==> flow/design.v <==
`timescale 1ns / 1ps
module final_display(
	fast_clk, blink_clk, sel, adj, left_light, middleleft_light, middleright_light, right_light,
	cathode_vec, anode_vec
    );
	input fast_clk;
   	input blink_clk;
	input sel;
	input adj;
	input [6:0] left_light;
	input [6:0] middleleft_light;
	input [6:0] middleright_light;
	input [6:0] right_light;
	output [6:0] cathode_vec;
	output [3:0] anode_vec;
	reg [1:0] switch_segment = 2'b00;
	reg [6:0] cathode_vec_temp;
	reg [3:0] anode_vec_temp;
	always @ (posedge fast_clk) begin
		if (switch_segment == 0) begin
			switch_segment <= switch_segment + 2'b1;
			anode_vec_temp <= 4'b0111;
			if (adj && !sel) begin
				if (blink_clk) begin
					cathode_vec_temp <= left_light;
				end
				else begin
					cathode_vec_temp <= 7'b1111111;
				end
			end
			else begin
				cathode_vec_temp <= left_light;
			end
		end
		else if (switch_segment == 1) begin
			switch_segment <= switch_segment + 2'b1;
			anode_vec_temp <= 4'b1011;
			if (adj && !sel) begin
				if (blink_clk) begin
					cathode_vec_temp <= middleleft_light;
				end
				else begin
					cathode_vec_temp <= 7'b1111111;
				end
			end
			else begin
				cathode_vec_temp <= middleleft_light;
			end
		end 
		else if (switch_segment == 2) begin
			switch_segment <= switch_segment + 2'b1;
			anode_vec_temp <= 4'b1101;
			if (adj && sel) begin
				if (blink_clk) begin
					cathode_vec_temp <= middleright_light;
				end
				else begin
					cathode_vec_temp <= 7'b1111111;
				end
			end
			else begin
				cathode_vec_temp <= middleright_light;
			end
		end 
		else if (switch_segment == 3) begin
			switch_segment <= 2'b0;
			anode_vec_temp <= 4'b1110;
			if (adj && sel) begin
				if (blink_clk) begin
					cathode_vec_temp <= right_light;
				end
				else begin
					cathode_vec_temp <= 7'b1111111;
				end
			end
			else begin
				cathode_vec_temp <= right_light;
			end
		end
	end
	assign cathode_vec = cathode_vec_temp;
	assign anode_vec = anode_vec_temp;
endmodule
---- Reports on final_display ----
Tool output for the design above, in the order of the flow.
Line numbers count from 1 in the design file above.
Operators carry their Yosys type and port widths (W data, S select, Z words).
Cell names lack the library's common part.
The mark -- stands for no value.
set-up
  design top .............................. final_display
  clock input ............................. fast_clk
  library ................................. sky130hd
  timing corner ........................... tt_025C_1v80

---- Word-level counts ----
Counts by Yosys on the flattened word-level netlist (proc, flatten, opt, wreduce; memories kept). Register bits leave out memories and registers merged into their read ports (data or address). Print and check cells are left out. Cells with the same type and inputs are merged into one.
word-level totals
  register bits ........................... 13
  bits in latches ......................... 0
  memory bits (writable) .................. 0
  bits in read-only memories .............. 0
  clocked read ports x word width ......... 0
  memory cells ............................ 0
  input port bits ......................... 32
  output and inout port bits .............. 11
  word-level cells ........................ 37
operators by class
  $add $sub $neg .......................... 1
  multiply operators ...................... 0
  div/mod/pow operators ................... 0
  magnitude comparators ................... 0
  equality and inequality tests ........... 3
  shift-type cells ........................ 0
  mux-type cells .......................... 19
  bitwise logic cells ..................... 0
  reduce/logical cells .................... 9
operator list
  kind                   count
  $mux W7                12
  $mux W4                3
  $mux W2                4
  $eq A2 B2 Y1 const B   2
  $reduce_bool A4 Y1     1
  $reduce_bool A3 Y1     1
  $reduce_or A3 Y1       1
  $logic_and A1 B1 Y1    2
  $add A2 B1 Y2 const B  1
  $eq A2 B1 Y1 const B   1
  $logic_not A2 Y1       1
  $reduce_bool A2 Y1     1
  $reduce_or A2 Y1       1
  $logic_not A1 Y1       1

---- Depth ----
Longest topological path by Yosys (ltp), each cell counted once; first at word level (registers and memories cut), then after technology mapping (sequential cells cut; the memories' decode and read muxes count).
logic depth
  word-level depth ........................ 6
  ABC_AREA ................................ 0
  depth in mapped cells ................... 6

---- After synthesis ----
The flow's flattened synthesis, as Yosys stat reports it; memories are mapped. The netlist is that of the ABC_AREA named above (0 if unset); the other value can give another one.
The area totals of this step are shown rounded.
synthesis totals
  cell count .............................. 63
  chip area (Yosys) ....................... 738 sq um
  sequential area ......................... 350 sq um
  flip-flop cells ......................... 13
  buffer cells ............................ 2
cell types
  cell type  count
  edfxtp_1   9
  dfxtp_1    4
  ha_1       6
  mux2i_1    7
  a22oi_1    6
  o22ai_1    6
  a311oi_4   1
  inv_1      7
  a21oi_1    3
  a22oi_2    1
  nand2b_1   2
  o21ai_0    2
  o21ai_2    1
  or3b_1     1
  buf_4      1
  nand3b_1   1
  nor2_1     2
  o31ai_1    1
Other cell types: 2; their cells: 2.

---- Timing after synthesis ----
Path of least setup slack by OpenSTA after synthesis, without wires, with an ideal clock, recovery checks aside; 20% of the period is set as input and as output delay. Where synthesis merged equal registers, the netlist keeps one of their names.
path after synthesis
  kind .................................... register to register
  start point ............................. register switch_segment[0]
  end point ............................... register cathode_vec_temp[4]
  period .................................. 1.51 ns
  setup time .............................. 0.278 ns
  data arrival time ....................... 1.318 ns
  data required time ...................... 1.232 ns
  path slack .............................. -0.086 ns
  delay of the path ....................... 1.596 ns
  stages .................................. 7
  period reached after synthesis .......... 1.596 ns
"delay of the path" is the arrival time less input delay plus setup time.
"stages": output pins that drive a net of the path, with the launching flip-flop's if there is one; two outputs of one cell count as two.
"period reached after synthesis" is the clock period less the worst setup slack; recovery checks do not enter. This is arithmetic on one report: input and output delays are still those of the set period (20% each).
Between the ends stands the longest chain of elaborated cells between them, by number of cells; it is not shown to be the way that was timed. Of several equally long chains one is given.
A line is the first line of the expression or statement that the cell stems from. Yosys adds cells for indexed reads and writes and turns some case tables into memories.
At most two assigning lines are given for a register; there are more.
The path ends at the data pin of a flip-flop with enable; ways to the enable are not counted.
on the way, after synthesis
  path through ............................ edfxtp_1 > inv_1 > ha_1 > buf_4 > or3b_1 > o21ai_2 > a22oi_2
  length of the longest elaborated chain .. 5
  elaborated cells between the ends (all ways) .. 8
  source lines of those cells ............. 4
  those cells by class .................... 3 x eq/ne; 4 x mux; 1 x reduce/logical
ends and longest elaborated chain, after synthesis
  item             line  source
  start, declared  16    reg [1:0] switch_segment = 2'b00;
  start, assigned  21    switch_segment <= switch_segment + 2'b1;
  start, assigned  36    switch_segment <= switch_segment + 2'b1;
  $eq A2 B2 Y1     65    else if (switch_segment == 3) begin
  $mux W7          65
  $mux W7          50    else if (switch_segment == 2) begin
  $mux W7          35    else if (switch_segment == 1) begin
  $mux W7          20    if (switch_segment == 0) begin
  end, assigned    25    cathode_vec_temp <= left_light;
  end, assigned    32    cathode_vec_temp <= left_light;
  end, declared    17    reg [6:0] cathode_vec_temp;

---- Worst path after layout ----
Path of least setup slack in the final report of run 1 (OpenROAD, finished layout, wires in). Where an end is a register, its clock arrival counts in the times.
path after layout
  kind .................................... register to register
  start point ............................. register switch_segment[0]
  end point ............................... register cathode_vec_temp[3]
  period .................................. 1.6 ns
  setup time .............................. 0.26 ns
  data arrival time ....................... 1.58 ns
  data required time ...................... 1.62 ns
  path slack .............................. 0.04 ns
  stages .................................. 6
Between the ends stands the longest chain of elaborated cells between them, by number of cells; it is not shown to be the way that was timed. Of several equally long chains one is given.
At most two assigning lines are given for a register; there are more.
The path ends at the data pin of a flip-flop with enable; ways to the enable are not counted.
on the way, after layout
  path through ............................ edfxtp_1 > buf_4 > ha_4 > a311oi_4 > buf_4 > a22oi_1
  length of the longest elaborated chain .. 5
  elaborated cells between the ends (all ways) .. 8
  source lines of those cells ............. 4
  those cells by class .................... 3 x eq/ne; 4 x mux; 1 x reduce/logical
ends and longest elaborated chain, after layout
  item             line  source
  start, declared  16    reg [1:0] switch_segment = 2'b00;
  start, assigned  21    switch_segment <= switch_segment + 2'b1;
  start, assigned  36    switch_segment <= switch_segment + 2'b1;
  $eq A2 B2 Y1     65    else if (switch_segment == 3) begin
  $mux W7          65
  $mux W7          50    else if (switch_segment == 2) begin
  $mux W7          35    else if (switch_segment == 1) begin
  $mux W7          20    if (switch_segment == 0) begin
  end, assigned    25    cathode_vec_temp <= left_light;
  end, assigned    32    cathode_vec_temp <= left_light;
  end, declared    17    reg [6:0] cathode_vec_temp;

Data sheet: physical implementation of final_display

Settings and measured results of 2 stored flow runs for module final_display (sky130hd), not sorted in any way. The constraints put input and output delay at 20% of the set period each and load the outputs with 0.01 pF.
"clock period achieved": clock period set for the run, less the worst setup slack. It is reckoned from that one timing run; input and output delays stay at 20% of the period that was set.
By "time used up by the worst setup path" is meant the share of the clock period that the worst setup path is allowed (20% is reserved at inputs, 20% at outputs), minus its slack. Clock arrival times at its registers enter into it.
"overall power": no workload was simulated; the value follows from the tool's default switching activity.
Results are given in rounded form.

======== run 1 ========
==> flow/run.sh <==
#!/bin/bash
# the make line also repeats the synthesis and layout settings of config.mk as NAME=value (left out here)
make -C /OpenROAD-flow-scripts/flow DESIGN_CONFIG=/design/flow/config.mk WORK_HOME=/design/flow/orfs CLKGATE_MAP_FILE= finish
==> flow/config.mk <==
export PLATFORM = sky130hd
export DESIGN_NAME = final_display
export DESIGN_NICKNAME = final_display
export VERILOG_FILES = /design/flow/design.v
export SDC_FILE = /design/flow/constraint.sdc
export NUM_CORES = 4
export LEC_CHECK = 0
export CAP_MARGIN = 20
export CORE_MARGIN = 2
export CORE_UTILIZATION = 40
export SETUP_SLACK_MARGIN = -0.01
export SLEW_MARGIN = 20
==> flow/constraint.sdc <==
create_clock -name core_clock -period 1.6 [get_ports {fast_clk}]
set_input_delay 0.3200 -clock core_clock [delete_from_list [all_inputs] [get_ports {fast_clk}]]
set_output_delay 0.3200 -clock core_clock [all_outputs]
set_load 0.01 [all_outputs]

-------- measured, run 1 --------
  chip area in the Yosys report ........... 738 sq um
  overall power ........................... 0.685 mW
  clock period achieved ................... 1.563 ns
  post-route worst hold slack ............. 0.465 ns
  final design utilization ................ 77.8%
  std-cell area (final layout) ............ 1340 sq um
  overall die area ........................ 2210 sq um
  summed negative setup slack ............. 0.000 ns
  setup slack of the worst path ........... 0.037 ns
  time used up by the worst setup path .... 1.56 ns
  worst path kind ......................... register to register

======== run 2 ========
==> flow/run.sh <==
#!/bin/bash
# the make line also repeats the synthesis and layout settings of config.mk as NAME=value (left out here)
make -C /OpenROAD-flow-scripts/flow DESIGN_CONFIG=/design/flow/config.mk WORK_HOME=/design/flow/orfs CLKGATE_MAP_FILE= finish
==> flow/config.mk <==
export PLATFORM = sky130hd
export DESIGN_NAME = final_display
export DESIGN_NICKNAME = final_display
export VERILOG_FILES = /design/flow/design.v
export SDC_FILE = /design/flow/constraint.sdc
export NUM_CORES = 4
export LEC_CHECK = 0
export ABC_AREA = 1
export CAP_MARGIN = 0
export CORE_MARGIN = 2
export CORE_UTILIZATION = 58
export CTS_CLUSTER_DIAMETER = 252
export GPL_ROUTABILITY_DRIVEN = 0
export GPL_TIMING_DRIVEN = 0
export PLACE_DENSITY = 0.7
export SLEW_MARGIN = 20
==> flow/constraint.sdc <==
create_clock -name core_clock -period 1.05 [get_ports {fast_clk}]
set_input_delay 0.2100 -clock core_clock [delete_from_list [all_inputs] [get_ports {fast_clk}]]
set_output_delay 0.2100 -clock core_clock [all_outputs]
set_load 0.01 [all_outputs]

-------- run 2 --------
  not finished: clock tree synthesis ended with error DPL-0038
